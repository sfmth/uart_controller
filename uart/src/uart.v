==> flow/design.v <==
`default_nettype none
module uart (
    input wire clk, btn1,
    input wire uart_rx,
    output wire uart_tx,
    output reg [5:0] led
    );
    wire reset;
    assign reset = ~btn1;
    reg tx_send;
    reg [7:0] tx_data_in;
    reg tx_data_in_en;
    wire tx_fifo_overflow;
    wire tx_done;
    wire [7:0] rx_data_in;
    wire byteReady;
    uart_core uart0(
    .clk(clk),
    .reset(reset),
    .uart_rx(uart_rx),
    .uart_tx(uart_tx),
    .tx_send(tx_send),
    .tx_data_in(tx_data_in),
    .tx_data_in_en(tx_data_in_en),
    .tx_fifo_overflow(tx_fifo_overflow),
    .tx_done(tx_done),
    .rx_data_in(rx_data_in),
    .byteReady(byteReady)
    );
    reg [31:0] counter;
    reg [2:0] count_in;
    always @(posedge clk) begin
        if (reset) begin
            led[5:0] <= 6'b111111;
            tx_send <= 0;
            tx_data_in <= 0;
            tx_data_in_en <= 0;
            counter <= 0;
            count_in <= 0;
        end else if (byteReady) begin
            tx_data_in <= rx_data_in;
            tx_data_in_en <= 1;
            counter <= counter + 1;
            count_in <= count_in + 1;
        end else begin
            led[5:3] <= ~count_in;
            led[0] <= ~tx_send;
            led[1] <= ~byteReady;
            led[2] <= ~tx_done;
            tx_data_in_en <= 0;
            tx_send <= 0;
            if (counter == 1)
                tx_send <= 1;
                counter <= 0;
        end
    end
endmodule
`default_nettype none
module uart_core
#(
    parameter DELAY_FRAMES = 2700
)
(
    input wire clk, reset,
    input wire uart_rx,
    output wire uart_tx,
    input wire tx_send,
    input wire [7:0] tx_data_in,
    input wire tx_data_in_en,
    output reg tx_fifo_overflow,
    output reg tx_done,
    output wire [7:0] rx_data_in,
    output reg byteReady
);
assign rx_data_in = dataIn;
localparam HALF_DELAY_WAIT = (DELAY_FRAMES / 2);
reg [3:0] rxState = 0;
reg [12:0] rxCounter = 0;
reg [7:0] dataIn = 0;
reg [2:0] rxBitNumber = 0;
localparam RX_STATE_IDLE = 0;
localparam RX_STATE_START_BIT = 1;
localparam RX_STATE_READ_WAIT = 2;
localparam RX_STATE_READ = 3;
localparam RX_STATE_STOP_BIT = 5;
always @(posedge clk) begin
    case (rxState)
        RX_STATE_IDLE: begin
            byteReady <= 0;
            if (uart_rx == 0) begin
                rxState <= RX_STATE_START_BIT;
                rxCounter <= 1;
                rxBitNumber <= 0;
                byteReady <= 0;
            end
        end
        RX_STATE_START_BIT: begin
            if (rxCounter == HALF_DELAY_WAIT) begin
                rxState <= RX_STATE_READ_WAIT;
                rxCounter <= 1;
            end else
                rxCounter <= rxCounter + 1;
        end
        RX_STATE_READ_WAIT: begin
            rxCounter <= rxCounter + 1;
            if ((rxCounter + 1) == DELAY_FRAMES) begin
                rxState <= RX_STATE_READ;
            end
        end
        RX_STATE_READ: begin
            rxCounter <= 1;
            dataIn <= {uart_rx, dataIn[7:1]};
            rxBitNumber <= rxBitNumber + 1;
            if (rxBitNumber == 3'b111)
                rxState <= RX_STATE_STOP_BIT;
            else
                rxState <= RX_STATE_READ_WAIT;
        end
        RX_STATE_STOP_BIT: begin
            rxCounter <= rxCounter + 1;
            if ((rxCounter + 1) == DELAY_FRAMES) begin
                rxState <= RX_STATE_IDLE;
                rxCounter <= 0;
                byteReady <= 1;
            end
        end
        default: rxState <= RX_STATE_IDLE;
    endcase
end
reg tx_fifo_shift;
reg [3:0] tx_state;
reg [24:0] tx_counter;
reg [7:0] data_out;
reg tx_pin_register;
reg [2:0] tx_bit_number;
assign uart_tx = tx_pin_register;
integer i;
localparam MEMORY_LENGTH = 16;
reg [7:0] tx_fifo [MEMORY_LENGTH-1:0];
reg [3:0] tx_fifo_pos;
always @(posedge clk) begin
    if (reset == 1) begin
        for (i = 0; i < MEMORY_LENGTH; i = i + 1) begin
            tx_fifo[i] <= 0;
        end
        tx_fifo_pos <= 0;
        tx_fifo_overflow <= 0;
    end else if (tx_data_in_en) begin
        if (tx_fifo_pos != MEMORY_LENGTH) begin
            tx_fifo_pos <= tx_fifo_pos + 1;
            tx_fifo[tx_fifo_pos] <= tx_data_in;
        end else begin
            tx_fifo_overflow <= 1;
        end
    end else if (tx_fifo_shift) begin
        for (i = 0; i < MEMORY_LENGTH - 1; i = i + 1) begin
            tx_fifo[i] <= tx_fifo[i+1];
        end
        tx_fifo_pos <= tx_fifo_pos - 1;
    end
end
localparam TX_STATE_IDLE = 0;
localparam TX_STATE_START_BIT = 1;
localparam TX_STATE_WRITE = 2;
localparam TX_STATE_STOP_BIT = 3;
localparam TX_STATE_DEBOUNCE = 4;
always @(posedge clk) begin
    case (tx_state)
        TX_STATE_IDLE: begin
            tx_fifo_shift <= 0;
            if (tx_send == 1) begin
                tx_state <= TX_STATE_START_BIT;
                tx_counter <= 0;
                tx_done <= 0;
            end else begin
                tx_pin_register <= 1;
            end
        end
        TX_STATE_START_BIT: begin
            tx_pin_register <= 0;
            if ((tx_counter + 1) == DELAY_FRAMES) begin
                tx_state <= TX_STATE_WRITE;
                data_out <= tx_fifo[0];
                tx_bit_number <= 0;
                tx_counter <= 0;
            end else
                tx_counter <= tx_counter + 1;
        end
        TX_STATE_WRITE: begin
            tx_pin_register <= data_out[tx_bit_number];
            if ((tx_counter + 1) == DELAY_FRAMES) begin
                if (tx_bit_number == 3'b111) begin
                    tx_state <= TX_STATE_STOP_BIT;
                end else begin
                    tx_state <= TX_STATE_WRITE;
                    tx_bit_number <= tx_bit_number + 1;
                end
                tx_counter <= 0;
            end else
                tx_counter <= tx_counter + 1;
        end
        TX_STATE_STOP_BIT: begin
            tx_pin_register <= 1;
            if (tx_counter + 2 == DELAY_FRAMES)
                tx_fifo_shift <= 1;
            if ((tx_counter + 1) == DELAY_FRAMES) begin
                tx_fifo_shift <= 0;
                if (tx_fifo_pos == 1) begin
                    tx_state <= TX_STATE_IDLE;
                    tx_done <= 1;
                end else begin
                    tx_state <= TX_STATE_START_BIT;
                end
                tx_counter <= 0;
            end else
                tx_counter <= tx_counter + 1;
        end
        default: tx_state <= TX_STATE_IDLE;
    endcase
end
endmodule
# ---- Step by step through the tools: uart
# Tool output for the design above, in the order of the flow.
# Line numbers count from 1 in the design file above.
# Not given: n/a
dict set report inputs {
  design {uart}
  clock {clk}
  library {sky130hd}
  pvt_corner {tt_025C_1v80}
}

# ---- Word-level counts
# Counts by Yosys on the flattened word-level netlist (proc, flatten, opt, wreduce; memories kept). Register bits leave out memories and registers merged into their read ports (data or address). Print and check cells are left out.
# Memory sizes are those after Yosys's memory passes, which may raise the word count (mostly to a power of two), join words into wider ones and drop unused or constant bits.
dict set report word_totals {
  inputBits 3
  n_memories 1
  ramBits 128
  reg_bits 119
  elab_cells 187
  out_inout_bits 7
}
dict set report classes {
  addsub 9
  n_reduce_logical 22
  equal 27
  muxes 99
  n_logic 7
  shifts 1
}
# name size width line
set memory_table {}
lappend memory_table {uart0.tx_fifo 16 8 139} ;# reg [7:0] tx_fifo [MEMORY_LENGTH-1:0];
# cell count
set op_table {}
lappend op_table {{two-way mux 8 bit} 48}
lappend op_table {{equality test 32 x 12 -> 1 bit (second input constant)} 3}
lappend op_table {{parallel mux 13 bit (select 5 bit)} 1}
lappend op_table {{parallel mux 25 bit (select 2 bit)} 1}
lappend op_table {{two-way mux 25 bit} 2}
lappend op_table {{two-way mux 4 bit} 12}
lappend op_table {{two-way mux 13 bit} 3}
lappend op_table {{adder 32 x 1 -> 32 bit (second input constant)} 1}
lappend op_table {{equality test 32 x 1 -> 1 bit (second input constant)} 1}
lappend op_table {{adder 25 x 1 -> 26 bit (second input constant)} 1}
lappend op_table {{adder 25 x 2 -> 26 bit (second input constant)} 1}
lappend op_table {{two-way mux 24 bit} 1}
lappend op_table {{parallel mux 4 bit (select 5 bit)} 1}
lappend op_table {{two-way mux 1 bit} 17}
lappend op_table {{AND reduction 2 bit} 8}
lappend op_table {{equality test 4 x 2 -> 1 bit (second input constant)} 4}
lappend op_table {{AND reduction 4 bit} 4}
lappend op_table {{parallel mux 4 bit (select 4 bit)} 1}
lappend op_table {{two-way mux 16 bit} 1}
lappend op_table {{two-way mux 3 bit} 5}
lappend op_table {{adder 13 x 1 -> 14 bit (second input constant)} 1}
lappend op_table {{!= test 2 x 1 -> 1 bit (second input constant)} 7}
lappend op_table {{equality test 13 x 11 -> 1 bit (second input constant)} 1}
lappend op_table {{equality test 4 x 1 -> 1 bit (second input constant)} 3}
lappend op_table {{parallel mux 3 bit (select 2 bit)} 2}
lappend op_table {{nonzero test 2 bit} 5}
lappend op_table {{adder 3 x 1 -> 3 bit (second input constant)} 3}
lappend op_table {{!= test 2 bit (second input constant)} 4}
# Not listed: further kinds 15, cells in them 23.

# ---- Logic depth
# Yosys ltp: most cells in a row. Word level: on the elaborated netlist, between registers, memories and ports. Mapped: between sequential cells and ports; inverters and the memories' decode and read muxes count.
dict set report depth {
  depth_word 5
  abc_area 0
  mapped_depth 10
  depth_no_buf 8
}

# ---- Netlist
# Source: synth_stat.txt of the flow (Yosys; design flattened, memories mapped). It holds for the ABC_AREA given above (unset counts as 0); a run with the other value may have another netlist.
dict set report mapped {
  seq_area_um2 7016.7
  stdcells 1104
  ffs 252
  n_buf 79
  synth_area_um2 12100.4
}
# type count type_area_um2
set types {}
lappend types {sky130_fd_sc_hd__edfxtp_1 197 5.92E+03}
lappend types {sky130_fd_sc_hd__dfxtp_1 55 1.1E+03}
lappend types {sky130_fd_sc_hd__a22o_1 80 700.672}
lappend types {sky130_fd_sc_hd__nand2_1 124 465.446}
lappend types {sky130_fd_sc_hd__nor2_1 112 420.403}
lappend types {sky130_fd_sc_hd__o21ai_0 75 375.36}
lappend types {sky130_fd_sc_hd__xnor2_1 35 306.544}
lappend types {sky130_fd_sc_hd__ha_1 21 262.752}
lappend types {sky130_fd_sc_hd__clkbuf_1 59 221.462}
lappend types {sky130_fd_sc_hd__xor2_1 23 201.443}
lappend types {sky130_fd_sc_hd__nand3_1 35 175.168}
lappend types {sky130_fd_sc_hd__nand4_1 21 131.376}
lappend types {sky130_fd_sc_hd__nor4_1 21 131.376}
lappend types {sky130_fd_sc_hd__mux2i_1 13 130.125}
lappend types {sky130_fd_sc_hd__and2_1 19 118.864}
lappend types {sky130_fd_sc_hd__or3_1 19 118.864}
lappend types {sky130_fd_sc_hd__a21oi_1 23 115.11}
lappend types {sky130_fd_sc_hd__nor3_1 22 110.106}
# Not listed: further types 50, cells in them 150.
# The figures by module come from a second, unflattened synthesis with its own total; it is not the netlist above.
dict set report unflattened {
  cells_unflattened 1119
  area_unflattened_um2 12468.2
}
# Each row is one instance without its submodules.
# mod area_um2 cells instances mod_seq_area_um2
set modules {}
lappend modules {uart_core 10207.3 864 1 5995.8}
lappend modules {uart 2260.9 255 1 1021.0}

# ---- Worst setup path after synthesis
# Path of least setup slack by OpenSTA after synthesis, without wires, with an ideal clock, recovery checks aside; 20% of the period is set as input and as output delay. Where synthesis merged equal registers, the netlist keeps one of their names.
dict set report synth_timing {
  path_type {register -> register}
  from {register uart0.tx_counter[1]}
  to {register uart0.tx_fifo_shift}
  slack_ps 636
  t_first_pin_ps 0
  period_ps 3480
  delay_ps 2844
  path_buffers 0
  driving_pins 9
  t_arrival_ps 2537
  setup_time_ps 307
  required_ps 3173
  synth_period_reached_ps 2844
}
# "delay_ps" = arrival - input delay + setup time.
# "driving_pins": output pins that drive a net of the path, with the launching flip-flop's if there is one; two outputs of one cell count as two.
# "synth_period_reached_ps" is the clock period less the worst setup slack; recovery checks do not enter. This is arithmetic on one report: input and output delays are still those of the set period (20% each).
# The rows between start and end are the longest chain of elaborated cells between them; the timing report does not say that the signal goes this way. Where chains are equally long, one stands for them.
# A line is the first line of the expression or statement that the cell stems from. Yosys adds cells for indexed reads and writes and turns some case tables into memories.
# At most two assigning lines are given for a register; there are more.
# The path ends at the enable pin of a flip-flop; only ways to that pin are counted.
dict set report synth_between {
  cell_sequence {sky130_fd_sc_hd__edfxtp_1 sky130_fd_sc_hd__ha_1 sky130_fd_sc_hd__inv_1 sky130_fd_sc_hd__or4_4 sky130_fd_sc_hd__or4b_1 sky130_fd_sc_hd__o311a_1 sky130_fd_sc_hd__a2111oi_0 sky130_fd_sc_hd__nand3_1 sky130_fd_sc_hd__o22ai_1}
  elab_chain_len 4
  cone_cells 6
  classes_between {add/sub (2); eq/ne (3); reduce/logical (1)}
}
# element line
set synth_lines {}
lappend synth_lines {{start: declaration} 132} ;# reg [24:0] tx_counter;
lappend synth_lines {{start: assignment} 187} ;# tx_counter <= tx_counter + 1;
lappend synth_lines {{start: assignment} 200} ;# tx_counter <= tx_counter + 1;
lappend synth_lines {{adder 25 x 2 -> 26 bit} 204} ;# if (tx_counter + 2 == DELAY_FRAMES)
lappend synth_lines {{equality test 32 x 12 -> 1 bit} 204}
lappend synth_lines {{!= test 3 x 1 -> 1 bit} n/a}
lappend synth_lines {{AND reduction 2 bit} n/a}
lappend synth_lines {{end: assignment} 205} ;# tx_fifo_shift <= 1;
lappend synth_lines {{end: assignment} 207} ;# tx_fifo_shift <= 0;
lappend synth_lines {{end: declaration} 130} ;# reg tx_fifo_shift;

# ---- Worst path after layout
# Path of least setup slack in the final report of entry A (OpenROAD, finished layout, wires in). Where an end is a register, its clock arrival counts in the times.
# The path's times are printed in steps of 10 ps; the period is the one set.
dict set report layout_timing {
  path_type {register -> register}
  from {register uart0.tx_counter[1]}
  to {register uart0.tx_counter[12]}
  period_ps 3860
  setup_time_ps 250
  slack_ps 440
  path_buffers 1
  t_first_pin_ps 530
  driving_pins 10
  t_arrival_ps 3700
  required_ps 4140
}
# The rows between start and end are the longest chain of elaborated cells between them; the timing report does not say that the signal goes this way. Where chains are equally long, one stands for them.
# At most two assigning lines are given for a register; there are more.
dict set report layout_between {
  cell_sequence {sky130_fd_sc_hd__edfxtp_1 sky130_fd_sc_hd__ha_1 sky130_fd_sc_hd__inv_1 sky130_fd_sc_hd__nor4_1 sky130_fd_sc_hd__a31oi_1 sky130_fd_sc_hd__a211oi_1 sky130_fd_sc_hd__and4_2 sky130_fd_sc_hd__or2_1 sky130_fd_sc_hd__buf_12 sky130_fd_sc_hd__nor2_1}
  elab_chain_len 4
  cone_cells 4
  classes_between {add/sub (1); eq/ne (1); mux (2)}
}
# element line
set layout_lines {}
lappend layout_lines {{start: declaration} 132} ;# reg [24:0] tx_counter;
lappend layout_lines {{start: assignment} 187} ;# tx_counter <= tx_counter + 1;
lappend layout_lines {{start: assignment} 200} ;# tx_counter <= tx_counter + 1;
lappend layout_lines {{adder 25 x 1 -> 26 bit} 181} ;# if ((tx_counter + 1) == DELAY_FRAMES) begin
lappend layout_lines {{equality test 32 x 12 -> 1 bit} 181}
lappend layout_lines {{two-way mux 25 bit} 181}
lappend layout_lines {{parallel mux 25 bit (select 2 bit)} 168} ;# case (tx_state)
lappend layout_lines {{end: assignment} 187}
lappend layout_lines {{end: assignment} 200}
lappend layout_lines {{end: declaration} 132}

; Measured data: module uart, platform sky130hd, 2 stored runs of the flow under differing settings, order arbitrary. Input and output delays are each 20% of the period that was set; the output load is 0.01 pF.
; "period_less_ws_ps": clock period set for the run, less the worst setup slack. It is reckoned from that one timing run; input and output delays stay at 20% of the period that was set.
; "worstPathTime_ps" = time allowed to the worst setup path (clock period - input delay - output delay, where it has them) - its slack; a late launch clock adds to it, a late capture clock takes from it.
; "totalPower_w" rests on the timing tool's default activity at the inputs, not on a simulated workload.
; "worstPathTime_ps" is given in steps of 10 ps.

[entry A: settings]
period_ns = 3.86
CORE_UTILIZATION = 23
PLACE_DENSITY_LB_ADDON = 0.14
CELL_PAD_IN_SITES_DETAIL_PLACEMENT = 2
TNS_END_PERCENT = 70
ABC_AREA = 0
GPL_ROUTABILITY_DRIVEN = 1
CTS_CLUSTER_DIAMETER = 213
MAX_ROUTING_LAYER = met4
CAP_MARGIN = 20
CORE_MARGIN = 2
SLEW_MARGIN = 20
[entry A: results]
synthArea_um2 = 12100.4
period_less_ws_ps = 3418
totalPower_w = 0.010106
worstPathTime_ps = 3420
worst_path_kind = register -> register
die_footprint_um2 = 54461.6
total_negative_slack_ps = 0
util_pct = 26.8
setup_worst_slack_ps = 442
finish.stdcell_area_um2 = 13990.9
hold_worst_slack_ps = 423

[entry B: settings]
period_ns = 3.09
CORE_UTILIZATION = 49
SETUP_SLACK_MARGIN = 0.6
PLACE_DENSITY_LB_ADDON = 0.17
CORE_ASPECT_RATIO = 1.38
CORE_MARGIN = 7
CELL_PAD_IN_SITES_GLOBAL_PLACEMENT = 0
CELL_PAD_IN_SITES_DETAIL_PLACEMENT = 1
CTS_CLUSTER_DIAMETER = 222
SLEW_MARGIN = 15
MAX_ROUTING_LAYER = met5
CAP_MARGIN = 20
[entry B: results]
synthArea_um2 = 12100.4
period_less_ws_ps = 2846
totalPower_w = 0.012606
worstPathTime_ps = 2850
worst_path_kind = register -> register
die_footprint_um2 = 29347.9
total_negative_slack_ps = 0
util_pct = 57.7
setup_worst_slack_ps = 244
finish.stdcell_area_um2 = 14032.2
hold_worst_slack_ps = 418
